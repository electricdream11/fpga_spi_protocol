==> flow/design.v <==
module L2_master
#(
	parameter MODE = 0,
	parameter CLK_TIMES=8,
	parameter CLK_TIMES_WIDTH=4,
	parameter HALF_CLK_PERIOD=100,  
	parameter HALF_CLK_PERIOD_WIDTH=7,
	parameter READ_DELAY_WRITE = 5'd20,  
	parameter READ_DELAY_WRITE_WIDTH = 5
)
(
	input clk,
	input rst_n,
	input im_work_en,
	output om_work_end,
	input im_miso_wire,
	output om_mosi_wire,
	output om_sclk_wire,
	input [7:0] im_data_bus,
	output[7:0] om_data_bus
);
	localparam CPOL=MODE[1];
	localparam CPHA=MODE[0];
	wire om_up_edge,om_down_edge;
	wire om_read_pluse,om_write_pluse;
L3_counter_clk #(
	.CPOL(CPOL),
	.CLK_TIMES(CLK_TIMES),
	.CLK_TIMES_WIDTH(CLK_TIMES_WIDTH),
	.HALF_CLK_PERIOD(HALF_CLK_PERIOD),
	.HALF_CLK_PERIOD_WIDTH(HALF_CLK_PERIOD_WIDTH)
)
U1_sclk
(
	.clk(clk),
	.rst_n(rst_n),
	.im_work_en(im_work_en),
	.om_work_end(om_work_end),
	.om_sclk(om_sclk_wire),
	.om_up_edge(om_up_edge),
	.om_down_edge(om_down_edge)
);
L3_pluse_create #(
	.M_OR_S(1'b1),
	.CPHA(CPHA),
	.READ_DELAY_WRITE(READ_DELAY_WRITE),
	.READ_DELAY_WRITE_WIDTH(READ_DELAY_WRITE_WIDTH)
)
U2_pluse
(
	.clk(clk),
	.rst_n(rst_n),
	.im_work_en(im_work_en),
	.im_up_edge(om_up_edge),
	.im_down_edge(om_down_edge),
	.om_read_pluse(om_read_pluse),
	.om_write_pluse(om_write_pluse)
);
L3_8to1_send U3_send(
	.clk(clk),
	.rst_n(rst_n),
	.im_work_en(im_work_en),
	.im_work_pluse(om_write_pluse),
	.im_data(im_data_bus),
	.om_data(om_mosi_wire)
);
L3_1to8_receive U4_receive(
	.clk(clk),
	.rst_n(rst_n),
	.im_work_en(im_work_en),
	.im_work_pluse(om_read_pluse),
	.im_data(im_miso_wire),
	.om_data(om_data_bus)
);
endmodule
module L3_1to8_receive(
	input clk,
	input rst_n,
	input im_work_en,
	input im_work_pluse,
	input im_data,
	output reg [7:0] om_data
);
	reg [3:0] bite_cnt;
always@(posedge clk or negedge rst_n)begin
	if(!rst_n)begin
		om_data<=8'b0;
		bite_cnt<=3'd0;
	end
	else if(!im_work_en)begin
		bite_cnt<=3'd0;
	end
	else if(im_work_pluse)begin
		om_data[bite_cnt]<=im_data;
		if(bite_cnt==3'd7)
		bite_cnt<=3'd0;
		else 
		bite_cnt<=bite_cnt+1'b1;
	end
end
endmodule
module L3_8to1_send(
	input clk,
	input rst_n,
	input im_work_en,
	input im_work_pluse,
	input [7:0] im_data,
	output reg om_data
);
	reg [3:0] bite_cnt;
always@(posedge clk or negedge rst_n)begin
	if(!rst_n)begin
		om_data<=1'b1;
		bite_cnt<=1'b0;
	end
	else if(!im_work_en)begin
		bite_cnt<=1'b0;
	end
	else if(im_work_pluse)begin
		om_data<=im_data[bite_cnt];
		if(bite_cnt==3'd7)
		bite_cnt<=3'd0;
		else
		bite_cnt<=bite_cnt+1'b1;
	end
end
endmodule
module L3_counter_clk#(
	parameter CPOL=1'b0,
	parameter CLK_TIMES=8,
	parameter CLK_TIMES_WIDTH=4,
	parameter HALF_CLK_PERIOD=100,  
	parameter HALF_CLK_PERIOD_WIDTH=7
)
(
	input clk,
	input rst_n,
	input im_work_en,
	output om_work_end,
	output reg om_sclk,
	output om_up_edge,
	output om_down_edge
);
	reg [HALF_CLK_PERIOD_WIDTH-1:0] cnt;
	reg [CLK_TIMES_WIDTH-1:0] bite_cnt;
always@(posedge clk or negedge rst_n)begin
	if(!rst_n)begin
		cnt<=1'b0;
	end
	else if(!im_work_en)begin
		cnt<=1'b0;
	end
	else if(cnt==HALF_CLK_PERIOD-1'b1)begin
		cnt<=1'b0;
	end
	else begin
		cnt<=cnt+1'b1;
	end
end
always@(posedge clk or negedge rst_n)begin
	if(!rst_n)begin
		om_sclk<=CPOL;
	end
	else if(!im_work_en)begin
		om_sclk<=CPOL;
	end
	else if(bite_cnt==CLK_TIMES)begin
		om_sclk<=CPOL;
	end
	else if(cnt==HALF_CLK_PERIOD-1'b1)begin
		om_sclk<=~om_sclk;
	end
end
assign om_up_edge = (cnt==HALF_CLK_PERIOD-1'b1) && (!om_sclk);
assign om_down_edge = (cnt==HALF_CLK_PERIOD-1'b1) && (om_sclk);
always@(posedge clk or negedge rst_n)begin
	if(!rst_n)begin
		bite_cnt<=1'b0;
	end
	else if(!im_work_en)begin
		bite_cnt<=1'b0;
	end
	else if(bite_cnt==CLK_TIMES)begin
		bite_cnt<=bite_cnt;
	end
	else if(cnt==HALF_CLK_PERIOD-1'b1 && om_sclk==!CPOL)begin
		bite_cnt<=bite_cnt+1'b1;
	end
end
assign om_work_end = (bite_cnt==CLK_TIMES);
endmodule
module L3_pluse_create
#(	
	parameter M_OR_S=1'b1,  
	parameter CPHA=1'b0,
	parameter READ_DELAY_WRITE = 5'd20,  
	parameter READ_DELAY_WRITE_WIDTH = 5
)
(
	input clk,
	input rst_n,
	input im_work_en,
	input im_up_edge,
	input im_down_edge,
	output   om_read_pluse,
	output   om_write_pluse
);
	reg [READ_DELAY_WRITE_WIDTH:0] cnt;
	wire om_read_pluse_temp;
assign om_write_pluse = M_OR_S ? 
						(CPHA ? im_up_edge : im_down_edge)
						:
						((!CPHA) ? im_up_edge : im_down_edge);
assign om_read_pluse_temp = M_OR_S ?
						((!CPHA) ? im_up_edge : im_down_edge)
						:
						(CPHA ? im_up_edge : im_down_edge);
always@(posedge clk or negedge rst_n)begin
	if(!rst_n)begin
		cnt<=READ_DELAY_WRITE+1'b1;
	end
	else if(!im_work_en)begin
		cnt<=READ_DELAY_WRITE+1'b1;
	end
	else if(om_read_pluse_temp)begin
		cnt<=1'b0;
	end
	else if(cnt==READ_DELAY_WRITE+1'b1)begin
		cnt<=cnt;
	end
	else  begin
		cnt<=cnt+1'b1;
	end
end
assign om_read_pluse =  cnt==READ_DELAY_WRITE;
endmodule
Step by step through the tools: L2_master
What the tools print for L2_master, step after step.
Line numbers count from 1 in the design file above.
Library cell names are shortened.
Not given: --

set-up
  top = L2_master
  clock = clk
  library = sky130hd
  library corner = tt_025C_1v80

After elaboration
Source: Yosys, flattened and elaborated, memories not mapped. Widths are those after wreduce. Registers that Yosys merges into a memory's read port (data or address) are not register bits. Print and check cells do not count. Equal cells are merged and count once.

storage and ports
  elaborated cells = 55
  output and inout bits = 11
  input port bits = 12
  register bits after elaboration = 35

operators by class
  bitwise operators = 4
  equality and inequality tests = 11
  reductions and logical operators = 6
  add/subtract/negate cells = 6
  mux-type cells = 17
  shifts and indexed selects = 3

operator list
  cell                                                  count
  two-way mux 4 bit                                     9
  two-way mux 6 bit                                     3
  two-way mux 7 bit                                     2
  adder 4 x 1 -> 4 bit (second input constant)          3
  == test 6 x 5 -> 1 bit (second input constant)        2
  variable shift 1 x 5 -> 8 bit                         1
  variable shift 1 x 5 -> 8 bit (first input constant)  1
  == test 4 x 3 -> 1 bit (second input constant)        2
  variable part select 8 x 4 -> 1 bit                   1
  bitwise AND 8 bit                                     1
  bitwise OR 8 bit                                      1
  NOT 8 bit                                             1
  adder 7 x 1 -> 7 bit (second input constant)          1
  == test 7 bit (second input constant)                 1
  AND reduction 2 bit                                   3
  adder 6 x 1 -> 6 bit (second input constant)          1
  negation 4 -> 5 bit                                   1
  != test 2 x 1 -> 1 bit (second input constant)        2
  == test 4 bit (second input constant)                 1
  != test 3 x 1 -> 1 bit (second input constant)        1
  != test 3 bit (second input constant)                 1
  two-way mux 1 bit                                     3
  logical AND 1 bit                                     2
  != test 2 bit (second input constant)                 1
  NOT 1 bit                                             1
  logical NOT 1 bit                                     1

Logic depth
Longest topological path by Yosys (ltp), each cell counted once; first at word level (registers and memories cut), then after technology mapping (sequential cells cut; the memories' decode and read muxes count).

logic depth
  word-level depth = 5
  ABC_AREA = 0
  gate-level depth with buffers = 7
  depth with buffers taken out = 6

Mapped cells and area
Source: synth_stat.txt of the flow (Yosys; design flattened, memories mapped). It holds for the ABC_AREA given above (unset counts as 0); a run with the other value may have another netlist.

cells by type
  cell      count  total area (µm²)
  dfrtp_1   31     775.744
  ha_1      12     150.144
  dfstp_2   4      105.101
  o21ai_0   21     105.101
  xor2_1    10     87.584
  nor2_1    20     75.072
  nand3_1   14     70.067
  nand4_1   8      50.048
  nand2_1   13     48.797
  mux4_2    2      45.043
  inv_1     10     37.536
  a21oi_1   7      35.034
  xnor2_1   4      35.034
  mux2i_1   3      30.029
  nor4b_4   1      23.773
  mux2_2    2      22.522
  and3_1    3      18.768
  clkbuf_1  5      18.768

Other cell types: 19; their cells: 25.

mapped netlist
  cell area after synthesis = 1920.6 µm²
  flip-flops = 35
  buffer cells = 7
  area of sequential cells = 880.8 µm²
  cell count = 195

By module: a second synthesis without flattening, with its own total; a netlist apart from the flattened one above.

second synthesis, totals
  cell total of the unflattened synthesis = 202
  area total of the unflattened synthesis = 2053.2 µm²

Each row is one instance without its submodules.

modules
  module           seq. area (µm²)  cells  area (µm²)  instances
  L3_1to8_receive  300.3            70     693.2       1
  L3_counter_clk   300.3            63     653.1       1
  L3_pluse_create  153.9            36     376.6       1
  L3_8to1_send     126.4            33     330.3       1
  L2_master        0.0              0      0.0         1

Worst setup path after synthesis
Source: OpenSTA report_checks on the synthesized netlist (no wires, ideal clock, input and output delay 20% of the period each), path of least setup slack; recovery checks are left aside. Register names are those of the netlist, which keeps one name where synthesis merged equal registers.

path after synthesis
  path kind = register to register
  start point = register U4_receive.bite_cnt[0]
  end point = register U4_receive.om_data[4]
  time at the first pin = 0 ps
  period = 2130 ps
  path delay = 1828 ps
  setup time = 125 ps
  setup slack = 302 ps
  data required time = 2005 ps
  path buffers = 1
  arrival time = 1703 ps
  driving pins on the path = 8
  synthesis period reached = 1828 ps

"path delay" = arrival - input delay + setup time.
"driving pins on the path" counts driving pins, that of a launching flip-flop among them; a cell with two outputs on the path counts twice.
"synthesis period reached" = period - worst setup slack (recovery checks aside). The figure is calculated, with input and output delays left at 20% of the set period.
The rows between start and end are the longest chain of elaborated cells between them; the timing report does not say that the signal goes this way. Where chains are equally long, one stands for them.
A line is the first line of the expression or statement that the cell stems from. Yosys adds cells for indexed reads and writes and turns some case tables into memories.
At most two assigning lines are given for a register; there are more.

on the way, after synthesis
  path through = dfrtp_1 > buf_2 > inv_1 > ha_1 > nor2_1 > a32oi_1 > nor4_1 > mux2_2
  cells in the longest elaborated chain = 5
  elaborated cells between the ends (all ways) = 6
  RTL lines with such cells = 1
  those cells by class = add/sub: 1; shift: 2; logic: 3

RTL lines, path after synthesis
  item                           RTL line  text
  start, declared                84        reg [3:0] bite_cnt;
  start, assigned                88        bite_cnt<=3'd0;
  start, assigned                98        bite_cnt<=bite_cnt+1'b1;
  negation 4 -> 5 bit            94        om_data[bite_cnt]<=im_data;
  variable shift 1 x 5 -> 8 bit  94
  NOT 8 bit                      94
  bitwise AND 8 bit              94
  bitwise OR 8 bit               94
  end, assigned                  87        om_data<=8'b0;
  end, assigned                  94
  end, declared                  82        output reg [7:0] om_data

Path in the finished layout
Path of least setup slack in the final report of flow run 1 (OpenROAD, finished layout, wires in). Where an end is a register, its clock arrival counts in the times.
The path's times are printed in steps of 10 ps; the period is the one set.

path after layout
  path kind = register to output
  start point = register U1_sclk.bite_cnt[0]
  end point = output port om_work_end
  arrival time = 1710 ps
  output delay = 650 ps
  driving pins on the path = 6
  path buffers = 1
  time at the first pin = 330 ps
  data required time = 2590 ps
  period = 3240 ps
  setup slack = 880 ps

The rows between start and end are the longest chain of elaborated cells between them; the timing report does not say that the signal goes this way. Where chains are equally long, one stands for them.
At most two assigning lines are given for a register; there are more.

on the way, after layout
  path through = dfrtp_1 > inv_1 > ha_1 > nand3b_1 > inv_1 > clkdlybuf4s50_1
  cells in the longest elaborated chain = 1
  elaborated cells between the ends (all ways) = 1
  those cells by class = eq/ne: 1

RTL lines, path after layout
  item             RTL line  text
  start, declared  145       reg [CLK_TIMES_WIDTH-1:0] bite_cnt;
  start, assigned  184       bite_cnt<=bite_cnt;
  start, assigned  187       bite_cnt<=bite_cnt+1'b1;
  == test 4 bit    190       assign om_work_end = (bite_cnt==CLK_TIMES);
  end, declared    15        output om_work_end,

# Flow runs of L2_master

Stored flow runs of L2_master (2 of them; Yosys, OpenROAD, sky130hd). They differ in their settings and are not a sequence. Constraints: input delay and output delay 20% of the set period each, output load 0.01 pF.
By "period reached" is meant the clock period of the run minus its worst setup slack. This is arithmetic on one report: input and output delays are still those of the set period (20% each).
"time of the worst setup path": the worst setup path's part of the clock period (all of it between registers, 20% less for each end at a port) less its slack. A launch clock that arrives late makes it longer, a capture clock that arrives late makes it shorter.
"total power of the final layout" rests on the timing tool's default activity at the inputs, not on a simulated workload.
"time of the worst setup path" is given in steps of 10 ps.
Among the settings, -- means not set for that run.

item                                   flow run 1          flow run 2
period_ns                              3.24                2.01
CORE_UTILIZATION                       65                  54
PLACE_DENSITY_LB_ADDON                 0.02                0.19
HOLD_SLACK_MARGIN                      0.04                --
CORE_MARGIN                            3                   2
CELL_PAD_IN_SITES_GLOBAL_PLACEMENT     0                   --
TNS_END_PERCENT                        30                  25
ABC_AREA                               0                   --
GPL_TIMING_DRIVEN                      0                   --
GPL_ROUTABILITY_DRIVEN                 0                   1
CTS_CLUSTER_SIZE                       11                  39
MIN_ROUTING_LAYER                      met1                met2
CAP_MARGIN                             20                  20
SLEW_MARGIN                            20                  0
SETUP_SLACK_MARGIN                     --                  -0.04
netlist area reported by Yosys (µm²)   1920.6              1920.6
utilization after layout (%)           81.8                68.5
standard-cell area after layout (µm²)  2274.7              2304.7
die footprint (µm²)                    3642.7              4049.4
total power of the final layout (µW)   767.2               1244
worst setup slack after layout (ps)    884                 100
time of the worst setup path (ps)      1710                1510
class of the worst setup path          register to output  register to output
period reached (ps)                    2356                1910
total negative slack (ps)              0                   0
