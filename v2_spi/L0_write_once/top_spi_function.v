==> flow/design.v <==
module top_spi_function #(
	parameter CLK_CNT_HALF=20,
	parameter CLK_CNT_HALF_WIDTH=5,
	parameter MODE = 2'b00,
	parameter CPOL = MODE[1],
	parameter CPHA = MODE[0]
)
(
	input clk,
	input rst_n,
	output [7:0] om_data_master,
	output [7:0] om_data_slave
);
wire [7:0] im_data_master;
wire [7:0] im_data_slave;
wire MISO_spi,MOSI_spi,SCLK_spi;
wire om_send_finish_master,om_receive_finish_master;
wire om_send_finish_slave,om_receive_finish_slave;
reg finish1,finish2,finish3,finish4;
reg im_work_en;
wire finish_wait;
wire finish_end;
wire close;
assign im_data_master = "a";
assign im_data_slave = "b";
always@(posedge clk or negedge rst_n)begin
	if(!rst_n)begin
		finish1<=1'b0;
	end
	else if(om_send_finish_master)begin
		finish1<=1'b1;
	end
end
always@(posedge clk or negedge rst_n)begin
	if(!rst_n)begin
		finish2<=1'b0;
	end
	else if(om_receive_finish_master)begin
		finish2<=1'b1;
	end
end
always@(posedge clk or negedge rst_n)begin
	if(!rst_n)begin
		finish3<=1'b0;
	end
	else if(om_send_finish_slave)begin
		finish3<=1'b1;
	end
end
always@(posedge clk or negedge rst_n)begin
	if(!rst_n)begin
		finish4<=1'b0;
	end
	else if(om_receive_finish_slave)begin
		finish4<=1'b1;
	end
end
assign finish_wait=finish1 & finish2 & finish3 & finish4;
assign finish_end=om_send_finish_master | om_send_finish_slave
	| om_receive_finish_master | om_receive_finish_slave;
assign close= (finish_wait && !finish_end );
always@(posedge clk or negedge rst_n)begin
	if(!rst_n)begin
		im_work_en<=1'b0;
	end
	else if(close)begin
		im_work_en<=1'b0;
	end
	else begin
		im_work_en<=1'b1;
	end
end
L1_spi_master_v2 #(
	.CLK_CNT_HALF(CLK_CNT_HALF),
	.CLK_CNT_HALF_WIDTH(CLK_CNT_HALF_WIDTH),
	.MODE(MODE)
)top_U1(
	.clk(clk),
	.rst_n(rst_n),
	.im_work_en(im_work_en),
	.im_data(im_data_master),
	.om_data(om_data_master),
	.im_MISO_spi(MISO_spi),
	.om_MOSI_spi(MOSI_spi),
	.om_SCLK_spi(SCLK_spi),
	.om_send_finish(om_send_finish_master),
	.om_receive_finish(om_receive_finish_master)
);
L1_spi_slave #(
	.CLK_CNT_HALF(CLK_CNT_HALF),
	.CLK_CNT_HALF_WIDTH(CLK_CNT_HALF_WIDTH),
	.MODE(MODE)
)top_U2(
	.clk(clk),
	.rst_n(rst_n),
	.im_data(im_data_slave),
	.om_data(om_data_slave),
	.im_MOSI_spi(MOSI_spi),
	.im_SCLK_spi(SCLK_spi),
	.om_MISO_spi(MISO_spi),
	.om_send_finish(om_send_finish_slave),
	.om_receive_finish(om_receive_finish_slave)
);
endmodule
module L1_spi_master_v2 #(
	parameter CLK_CNT_HALF=10,
	parameter CLK_CNT_HALF_WIDTH=4,
	parameter MODE = 2'b00,
	parameter CPOL = MODE[1],
	parameter CPHA = MODE[0]
)
(
	input clk,
	input rst_n,
	input im_work_en,
	input [7:0] im_data,
	output  [7:0] om_data,
	input im_MISO_spi,
	output om_MOSI_spi,
	output om_SCLK_spi,
	output om_send_finish,
	output om_receive_finish
);
wire om_up_edge,om_down_edge,om_high_read,om_low_read;
reg im_send_pluse,im_receive_pluse;
always@(posedge clk or negedge rst_n)begin
	if(!rst_n)begin
		im_send_pluse<=1'b0;
		im_receive_pluse<=1'b0;
	end
	else 
	case(CPHA)
		1'b1:begin 
			im_send_pluse<=om_up_edge;
			im_receive_pluse<=om_low_read;
		end
		1'b0:begin
			im_send_pluse<=om_down_edge;
			im_receive_pluse<=om_high_read;
		end
	endcase
end
L2_clk_cnt #(
	.CLK_CNT_HALF(CLK_CNT_HALF),
	.CLK_CNT_HALF_WIDTH(CLK_CNT_HALF_WIDTH),
	.CPOL(CPOL)
) L2_U1 (
	.clk(clk),
	.rst_n(rst_n),
	.im_work_en(im_work_en),
	.om_clk_cnt(om_SCLK_spi),
	.om_up_edge(om_up_edge),
	.om_down_edge(om_down_edge),
	.om_high_read(om_high_read),
	.om_low_read(om_low_read)
);
L2_send L2_U2(
	.clk(clk),
	.rst_n(rst_n),
	.im_work_en(im_work_en),
	.im_work_pluse(im_send_pluse),
	.im_data(im_data),
	.om_data(om_MOSI_spi),
	.om_finish(om_send_finish)
);
L2_receive L2_U3(
	.clk(clk),
	.rst_n(rst_n),
	.im_work_en(im_work_en),
	.im_work_pluse(im_receive_pluse),
	.im_data(im_MISO_spi),
	.om_data(om_data),
	.om_finish(om_receive_finish)
);
endmodule
module L1_spi_slave #(
	parameter CLK_CNT_HALF=10,
	parameter CLK_CNT_HALF_WIDTH=4,
	parameter MODE =2'b00,
	parameter CPOL = MODE[1],
	parameter CPHA = MODE[0]
)
(
	input clk,
	input rst_n,
	input [7:0] im_data,
	output [7:0] om_data,
	input im_MOSI_spi,
	input im_SCLK_spi,
	output om_MISO_spi,
	output om_send_finish,
	output om_receive_finish
);
wire om_up_edge,om_down_edge,om_high_read,om_low_read;
reg im_send_pluse,im_receive_pluse;
always@(posedge clk or negedge rst_n)begin
	if(!rst_n)begin
		im_send_pluse<=1'b0;
		im_receive_pluse<=1'b0;
	end
	else 
	case(CPHA)
		1'b1:begin 
			im_send_pluse<=om_down_edge;
			im_receive_pluse<=om_high_read;
		end
		1'b0:begin
			im_send_pluse<=om_up_edge;
			im_receive_pluse<=om_low_read;
		end
	endcase
end
L2_clk_read_cnt #(
	.CLK_CNT_HALF(CLK_CNT_HALF),
	.CLK_CNT_HALF_WIDTH(CLK_CNT_HALF_WIDTH),
	.CPOL(CPOL)
)L2_S1 (
	.clk(clk),
	.rst_n(rst_n),
	.im_SCLK_spi(im_SCLK_spi),
	.om_up_edge(om_up_edge),
	.om_down_edge(om_down_edge),
	.om_high_read(om_high_read),
	.om_low_read(om_low_read)
);
L2_send L2_S2(
	.clk(clk),
	.rst_n(rst_n),
	.im_work_en(1'b1), 
	.im_work_pluse(im_send_pluse),
	.im_data(im_data),
	.om_data(om_MISO_spi),
	.om_finish(om_send_finish)
);
L2_receive L2_U3(
	.clk(clk),
	.rst_n(rst_n),
        .im_work_en(1'b1), 
	.im_work_pluse(im_receive_pluse),
	.im_data(im_MOSI_spi),
	.om_data(om_data),
	.om_finish(om_receive_finish)
);
endmodule
module L2_clk_cnt#(
	parameter CLK_CNT_HALF_WIDTH=4,  
	parameter CLK_CNT_HALF = 10, 
	parameter CPOL =1'b0
)
(
	input clk,
	input rst_n,
	input im_work_en,
	output reg om_clk_cnt,
	output reg om_up_edge,
	output reg om_down_edge,
	output reg om_high_read,
	output reg om_low_read
);
reg [CLK_CNT_HALF_WIDTH-1:0] cnt;
always@(posedge clk or negedge rst_n)begin
	if(!rst_n)begin
		cnt<=0;
	end
	else if(cnt==CLK_CNT_HALF-1'b1)begin
		cnt<=0;
	end
	else if(im_work_en)begin
		cnt<=cnt+1'b1;
	end
	else if(!im_work_en)begin
		cnt<=1'b0;
	end
end
always@(posedge clk or negedge rst_n)begin
	if(!rst_n)begin
		om_clk_cnt<=CPOL;
	end
	else if(!im_work_en)begin
		om_clk_cnt<=CPOL;
	end
	else if(cnt==CLK_CNT_HALF-1'b1)begin
		om_clk_cnt<=~om_clk_cnt;
	end
end
always@(posedge clk or negedge rst_n)begin
	if(!rst_n)begin
		om_up_edge<=1'b0;
		om_down_edge<=1'b0;
		om_high_read<=1'b0;
		om_low_read<=1'b0;
	end
	else if(cnt==CLK_CNT_HALF-1'b1)begin
		om_up_edge<=~om_clk_cnt;
		om_down_edge<=om_clk_cnt;
	end
	else if(cnt==CLK_CNT_HALF/2-1'b1)begin
		om_high_read<=om_clk_cnt;
		om_low_read<=~om_clk_cnt;
	end
	else begin
		om_up_edge<=1'b0;
		om_down_edge<=1'b0;
		om_high_read<=1'b0;
		om_low_read<=1'b0;
	end
end
endmodule
module L2_clk_read_cnt
#(
	parameter CLK_CNT_HALF_WIDTH=4,
	parameter CLK_CNT_HALF = 10,
	parameter CPOL=1'b0
)
(
	input clk,
	input rst_n,
	input im_SCLK_spi,
	output reg om_up_edge,
	output reg om_down_edge,
	output reg om_high_read,
	output reg om_low_read
);
reg [CLK_CNT_HALF_WIDTH-1:0] cnt;
reg [CLK_CNT_HALF_WIDTH-1:0] cnt2;
reg [3:0] bite_cnt;
always@(posedge clk or negedge rst_n)begin
	if(!rst_n)begin
		cnt=0;
	end
	else if(im_SCLK_spi==~CPOL)begin
		cnt<=cnt+1'b1;
	end
	else if(im_SCLK_spi==CPOL)begin
		cnt<=1'b0;
	end
end
always@(posedge clk or negedge rst_n)begin
	if(!rst_n)begin
		bite_cnt<=4'd0;
	end
	else if(cnt==1'b1 && im_SCLK_spi==~CPOL)begin			
		bite_cnt<=bite_cnt+1'b1;
	end
	else if(cnt2==CLK_CNT_HALF*3/4 && bite_cnt==4'd8)begin
		bite_cnt<=4'd0;
	end
end
always@(posedge clk or negedge rst_n)begin
	if(!rst_n)begin
		cnt2<=0;
	end
	else if(im_SCLK_spi==CPOL && bite_cnt!=0)
		cnt2<=cnt2+1'b1;
	else if(im_SCLK_spi==~CPOL)begin
		cnt2<=1'b0;
	end
end
always@(posedge clk or negedge rst_n)begin
	if(!rst_n)begin
		om_up_edge<=1'b0;
		om_down_edge<=1'b0;
	end
	else if(cnt==1'b1 || cnt2==1'b1)begin
		om_up_edge<=im_SCLK_spi;
		om_down_edge<=~im_SCLK_spi;
	end
	else begin
		om_up_edge<=1'b0;
		om_down_edge<=1'b0;		
	end
end
always@(posedge clk or negedge rst_n)begin
	if(!rst_n)begin
		om_high_read<=1'b0;
		om_low_read<=1'b0;
	end
	else if(cnt==CLK_CNT_HALF/2 || cnt2==CLK_CNT_HALF/2)begin
		om_high_read<=im_SCLK_spi;
		om_low_read<=~im_SCLK_spi;
	end
	else begin
		om_high_read<=1'b0;
		om_low_read<=1'b0;
	end	
end
endmodule
module L2_receive(
	input clk,
	input rst_n,
	input im_work_en,
	input im_work_pluse,
	input im_data,
	output reg [7:0] om_data,
	output reg om_finish
);
	reg [3:0] bite_cnt;
always@(posedge clk or negedge rst_n)begin
	if(!rst_n)begin
		om_data<=8'b0;
		bite_cnt<=3'd0;
	end
	else if(!im_work_en)begin
		bite_cnt<=3'd0;
	end
	else if(im_work_pluse)begin
		om_data[bite_cnt]<=im_data;
		if(bite_cnt==3'd7)
		bite_cnt<=3'd0;
		else 
		bite_cnt<=bite_cnt+1'b1;
	end
end
always@(posedge clk or negedge rst_n)begin
	if(!rst_n)begin
		om_finish<=1'b0;
	end
	else if(bite_cnt==3'd7)begin
		om_finish<=1'b1;
	end
	else if(bite_cnt==3'd0) begin  
		om_finish<=1'b0;
	end
end
endmodule
module L2_send(
	input clk,
	input rst_n,
	input im_work_en,
	input im_work_pluse,
	input [7:0] im_data,
	output reg om_data,
	output reg om_finish
);
	reg [3:0] bite_cnt;
always@(posedge clk or negedge rst_n)begin
	if(!rst_n)begin
		om_data<=1'b1;
		bite_cnt<=1'b0;
	end
	else if(!im_work_en)begin
		bite_cnt<=1'b0;
	end
	else if(im_work_pluse)begin
		om_data<=im_data[bite_cnt];
		if(bite_cnt==3'd7)
		bite_cnt<=3'd0;
		else
		bite_cnt<=bite_cnt+1'b1;
	end
end
always@(posedge clk or negedge rst_n)begin
	if(!rst_n)begin
		om_finish<=1'b0;
	end
	else if(bite_cnt==3'd7)begin
		om_finish<=1'b1;
	end
	else if(bite_cnt==3'd0) begin
		om_finish<=1'b0;
	end
end
endmodule
* Step by step through the tools: top_spi_function
What the tools print for top_spi_function, step after step.
Line numbers count from 1 in the design file above.
Library cell names are shortened.
Not given: n/a
- Top :: top_spi_function
- Clock :: clk
- Library :: sky130hd
- Timing corner :: tt_025C_1v80

* Word-level counts
Source: Yosys, flattened and elaborated, memories not mapped. Widths are those after wreduce. Registers that Yosys merges into a memory's read port (data or address) are not register bits. Print and check cells do not count. Equal cells are merged and count once.
- Add/sub/neg operators :: 10
- Equal/unequal tests :: 16
- Shift operators :: 6
- Multiplexer cells :: 31
- Bitwise logic cells :: 13
- Reduce/logical cells :: 20
** Operators with widths (number)
- 2-to-1 mux 4 bit :: 10
- 2-to-1 mux 5 bit :: 5
- adder 4 x 1 -> 4 bit (second input constant) :: 5
- equality test 5 x 4 -> 1 bit (second input constant) :: 4
- variable shift 1 x 5 -> 8 bit :: 2
- variable shift 1 x 5 -> 8 bit (first input constant) :: 2
- equality test 4 x 3 -> 1 bit (second input constant) :: 4
- zero test 4 bit :: 4
- indexed select 8 x 4 -> 1 bit (first input constant) :: 2
- AND 8 bit :: 2
- bitwise OR 8 bit :: 2
- inverter 8 bit :: 2
- 2-to-1 mux 1 bit :: 16
- adder 5 x 1 -> 5 bit (second input constant) :: 3
- nonzero test 2 bit :: 6
- negation 4 -> 5 bit :: 2
- equality test 5 x 1 -> 1 bit (second input constant) :: 2
- inequality test 2 x 1 -> 1 bit (second input constant) :: 3
- equality test 5 bit (second input constant) :: 1
- logical AND 1 bit :: 4
- AND reduction 2 bit :: 2
- equality test 4 bit (second input constant) :: 1
- nonzero test 4 bit :: 1
- AND 1 bit :: 3
- bitwise OR 1 bit :: 3
- logical OR 1 bit :: 2
- inequality test 2 bit (second input constant) :: 1
- inverter 1 bit :: 1
- zero test 1 bit :: 1
- Flip-flop bits (word level) :: 71
- Bits of input ports :: 2
- Output and inout port bits :: 16
- Cells after elaboration :: 126

* Depth
Longest topological path by Yosys (ltp), each cell counted once; first at word level (registers and memories cut), then after technology mapping (sequential cells cut; the memories' decode and read muxes count).
- Depth after elaboration :: 6
- ABC_AREA :: 0
- Gate-level depth with buffers :: 7
- Gate-level depth less buffers :: 6

* Netlist
The flow's flattened synthesis, as Yosys stat reports it; memories are mapped. The netlist is that of the ABC_AREA named above (0 if unset); the other value can give another one.
The area totals of this step are shown rounded.
- Standard cells after synthesis :: 346
- Mapped area :: 3600 µm²
- Sequential area :: 1800 µm²
- Mapped flip-flops :: 71
- Buffers :: 13
** Cells by type
- dfrtp_1 :: number 69, total area 1.73E+03 µm²
- ha_1 :: number 26, total area 325.312 µm²
- o21ai_0 :: number 24, total area 120.115 µm²
- nand2_1 :: number 31, total area 116.362 µm²
- xnor2_1 :: number 11, total area 96.342 µm²
- inv_1 :: number 24, total area 90.086 µm²
- nand3_1 :: number 18, total area 90.086 µm²
- nor2_1 :: number 20, total area 75.072 µm²
- xor2_1 :: number 8, total area 70.067 µm²
- dfstp_2 :: number 2, total area 52.55 µm²
- and2_1 :: number 8, total area 50.048 µm²
- nand2b_1 :: number 7, total area 43.792 µm²
- o2bb2ai_1 :: number 5, total area 43.792 µm²
- clkbuf_1 :: number 11, total area 41.29 µm²
- a21oi_1 :: number 8, total area 40.038 µm²
- mux2i_1 :: number 4, total area 40.038 µm²
- nand4_1 :: number 6, total area 37.536 µm²
- nor2b_1 :: number 6, total area 37.536 µm²
Other cell types: 30; their cells: 58.
By module: a second synthesis without flattening, with its own total; a netlist apart from the flattened one above.
- Cell total of the unflattened synthesis :: 405
- Area (unflattened synthesis) :: 4100 µm²
Each row is one instance without its submodules.
** By module
- L2_receive :: times used 2, cells 91, area 840 µm², seq. area 330 µm²
- L2_clk_read_cnt :: times used 1, cells 87, area 940 µm², seq. area 450 µm²
- L2_send :: times used 2, cells 39, area 380 µm², seq. area 150 µm²
- L2_clk_cnt :: times used 1, cells 39, area 460 µm², seq. area 250 µm²
- top_spi_function :: times used 1, cells 14, area 190 µm², seq. area 130 µm²
- L1_spi_slave :: times used 1, cells 3, area 54 µm², seq. area 50 µm²
- L1_spi_master_v2 :: times used 1, cells 2, area 50 µm², seq. area 50 µm²

* Path before layout
Source: OpenSTA report_checks on the synthesized netlist (no wires, ideal clock, input and output delay 20% of the period each), path of least setup slack; recovery checks are left aside. Register names are those of the netlist, which keeps one name where synthesis merged equal registers.
- Path type :: register -> register
- From :: reg top_U1.L2_U3.bite_cnt[0]
- To :: reg top_U1.L2_U3.om_data[0]
- Clock period :: 1.73 ns
- Setup time :: 0.125 ns
- Time at the first pin :: 0.000 ns
- Arrival time :: 1.729 ns
- Data required time :: 1.605 ns
- Path slack :: -0.124 ns
- Delay of the path :: 1.854 ns
- Stages :: 8
- Path buffers :: 1
- Period reached after synthesis :: 1.854 ns
"delay of the path" is the arrival time less input delay plus setup time.
"stages": output pins that drive a net of the path, with the launching flip-flop's if there is one; two outputs of one cell count as two.
"period reached after synthesis" = period - worst setup slack (recovery checks aside). The figure is calculated, with input and output delays left at 20% of the set period.
The rows between start and end are the longest chain of elaborated cells between them; the timing report does not say that the signal goes this way. Where chains are equally long, one stands for them.
Each line given opens the expression or statement behind the cell; cells for indexed reads and writes are added by Yosys, which also makes memories of some case tables.
A register here has more assigning lines than the two given.
- Path through :: dfrtp_1 > buf_2 > inv_1 > ha_1 > nor2_1 > nand3_1 > nor4_1 > mux2_2
- Cells in the longest elaborated chain :: 5
- Elaborated cells between the ends (all ways) :: 6
- Source lines of those cells :: 1
- Classes of those cells :: add/sub (1); shift (2); logic (3)
** RTL lines, path after synthesis
- from (decl) :: line 397 : reg [3:0] bite_cnt;
- from (assign) :: line 401 : bite_cnt<=3'd0;
- from (assign) :: line 411 : bite_cnt<=bite_cnt+1'b1;
- negation 4 -> 5 bit :: line 407 : om_data[bite_cnt]<=im_data;
- variable shift 1 x 5 -> 8 bit :: line 407
- inverter 8 bit :: line 407
- AND 8 bit :: line 407
- bitwise OR 8 bit :: line 407
- to (assign) :: line 400 : om_data<=8'b0;
- to (assign) :: line 407
- to (decl) :: line 394 : output reg [7:0] om_data,

* Path in the finished layout
From the final timing report of record 1: the path of least setup slack in the routed layout; clock arrival at registers is part of the times.
- Path type :: register -> register
- From :: reg top_U1.L2_U3.bite_cnt[0]
- To :: reg top_U1.L2_U3.om_data[0]
- Clock period :: 3.21 ns
- Setup time :: 0.11 ns
- Time at the first pin :: 0.34 ns
- Arrival time :: 2.39 ns
- Data required time :: 3.44 ns
- Path slack :: 1.05 ns
- Stages :: 7
- Path buffers :: 0
The rows between start and end are the longest chain of elaborated cells between them; the timing report does not say that the signal goes this way. Where chains are equally long, one stands for them.
A register here has more assigning lines than the two given.
- Path through :: dfrtp_1 > inv_1 > ha_1 > nor2_1 > nand3_1 > nor4_1 > mux2_2
- Cells in the longest elaborated chain :: 5
- Elaborated cells between the ends (all ways) :: 6
- Source lines of those cells :: 1
- Classes of those cells :: add/sub (1); shift (2); logic (3)
** RTL lines, path after layout
- from (decl) :: line 397 : reg [3:0] bite_cnt;
- from (assign) :: line 401 : bite_cnt<=3'd0;
- from (assign) :: line 411 : bite_cnt<=bite_cnt+1'b1;
- negation 4 -> 5 bit :: line 407 : om_data[bite_cnt]<=im_data;
- variable shift 1 x 5 -> 8 bit :: line 407
- inverter 8 bit :: line 407
- AND 8 bit :: line 407
- bitwise OR 8 bit :: line 407
- to (assign) :: line 400 : om_data<=8'b0;
- to (assign) :: line 407
- to (decl) :: line 394 : output reg [7:0] om_data,

Wiki page: top_spi_function / flow data

2 stored runs of top_spi_function in the flow (synthesis by Yosys, layout by OpenROAD, sky130hd cells), in arbitrary order. Constraints: input delay and output delay 20% of the set period each, output load 0.01 pF.
By "clock period reached" is meant the clock period of the run minus its worst setup slack. This is arithmetic on one report: input and output delays are still those of the set period (20% each).
"worst setup path time" is the time allowed to the run's worst setup path (the clock period less input and output delay, where it has them) less its slack. Clock arrival times count: a late capture clock shortens it, a late launch clock lengthens it.
"power consumption" rests on the timing tool's default activity at the inputs, not on a simulated workload.
Measured values are rounded.

* Record 1
** Files
==> flow/run.sh <==
#!/bin/bash
# the make line also repeats the synthesis and layout settings of config.mk as NAME=value (left out here)
make -C /OpenROAD-flow-scripts/flow DESIGN_CONFIG=/design/flow/config.mk WORK_HOME=/design/flow/orfs CLKGATE_MAP_FILE= finish
==> flow/config.mk <==
export PLATFORM = sky130hd
export DESIGN_NAME = top_spi_function
export DESIGN_NICKNAME = top_spi_function
export VERILOG_FILES = /design/flow/design.v
export SDC_FILE = /design/flow/constraint.sdc
export NUM_CORES = 4
export LEC_CHECK = 0
export CAP_MARGIN = 20
export CELL_PAD_IN_SITES_DETAIL_PLACEMENT = 1
export CORE_ASPECT_RATIO = 1.13
export CORE_MARGIN = 7
export CORE_UTILIZATION = 50
export GPL_ROUTABILITY_DRIVEN = 0
export MAX_ROUTING_LAYER = met4
export MIN_ROUTING_LAYER = met1
export PLACE_DENSITY_LB_ADDON = 0.23
export SETUP_SLACK_MARGIN = 0.87
export SLEW_MARGIN = 20
==> flow/constraint.sdc <==
create_clock -name core_clock -period 3.21 [get_ports {clk}]
set_input_delay 0.6420 -clock core_clock [delete_from_list [all_inputs] [get_ports {clk}]]
set_output_delay 0.6420 -clock core_clock [all_outputs]
set_load 0.01 [all_outputs]
** Results
- Standard-cell area of the final layout :: 4,000 µm²
- Worst setup path time :: 2.16 ns
- Critical path kind :: register -> register
- Clock period reached :: 2.156 ns
- Setup slack of the worst path :: 1.1 ns
- Cell area after synthesis :: 3,600 µm²
- Area inside the die boundary :: 9,700 µm²
- Power consumption :: 1,700 µW
- Post-layout utilization :: 58 %

* Record 2
** Files
==> flow/run.sh <==
#!/bin/bash
# the make line also repeats the synthesis and layout settings of config.mk as NAME=value (left out here)
make -C /OpenROAD-flow-scripts/flow DESIGN_CONFIG=/design/flow/config.mk WORK_HOME=/design/flow/orfs CLKGATE_MAP_FILE= finish
==> flow/config.mk <==
export PLATFORM = sky130hd
export DESIGN_NAME = top_spi_function
export DESIGN_NICKNAME = top_spi_function
export VERILOG_FILES = /design/flow/design.v
export SDC_FILE = /design/flow/constraint.sdc
export NUM_CORES = 4
export LEC_CHECK = 0
export ABC_AREA = 0
export CAP_MARGIN = 0
export CORE_ASPECT_RATIO = 0.66
export CORE_MARGIN = 2
export CORE_UTILIZATION = 42
export GPL_ROUTABILITY_DRIVEN = 0
export PLACE_DENSITY_LB_ADDON = 0.15
export SLEW_MARGIN = 20
==> flow/constraint.sdc <==
create_clock -name core_clock -period 1.81 [get_ports {clk}]
set_input_delay 0.3620 -clock core_clock [delete_from_list [all_inputs] [get_ports {clk}]]
set_output_delay 0.3620 -clock core_clock [all_outputs]
set_load 0.01 [all_outputs]
** Results
- Standard-cell area of the final layout :: 4,200 µm²
- Worst setup path time :: 1.73 ns
- Critical path kind :: register -> register
- Clock period reached :: 1.731 ns
- Setup slack of the worst path :: 0.079 ns
- Cell area after synthesis :: 3,600 µm²
- Area inside the die boundary :: 9,200 µm²
- Power consumption :: 3,200 µW
- Post-layout utilization :: 51 %
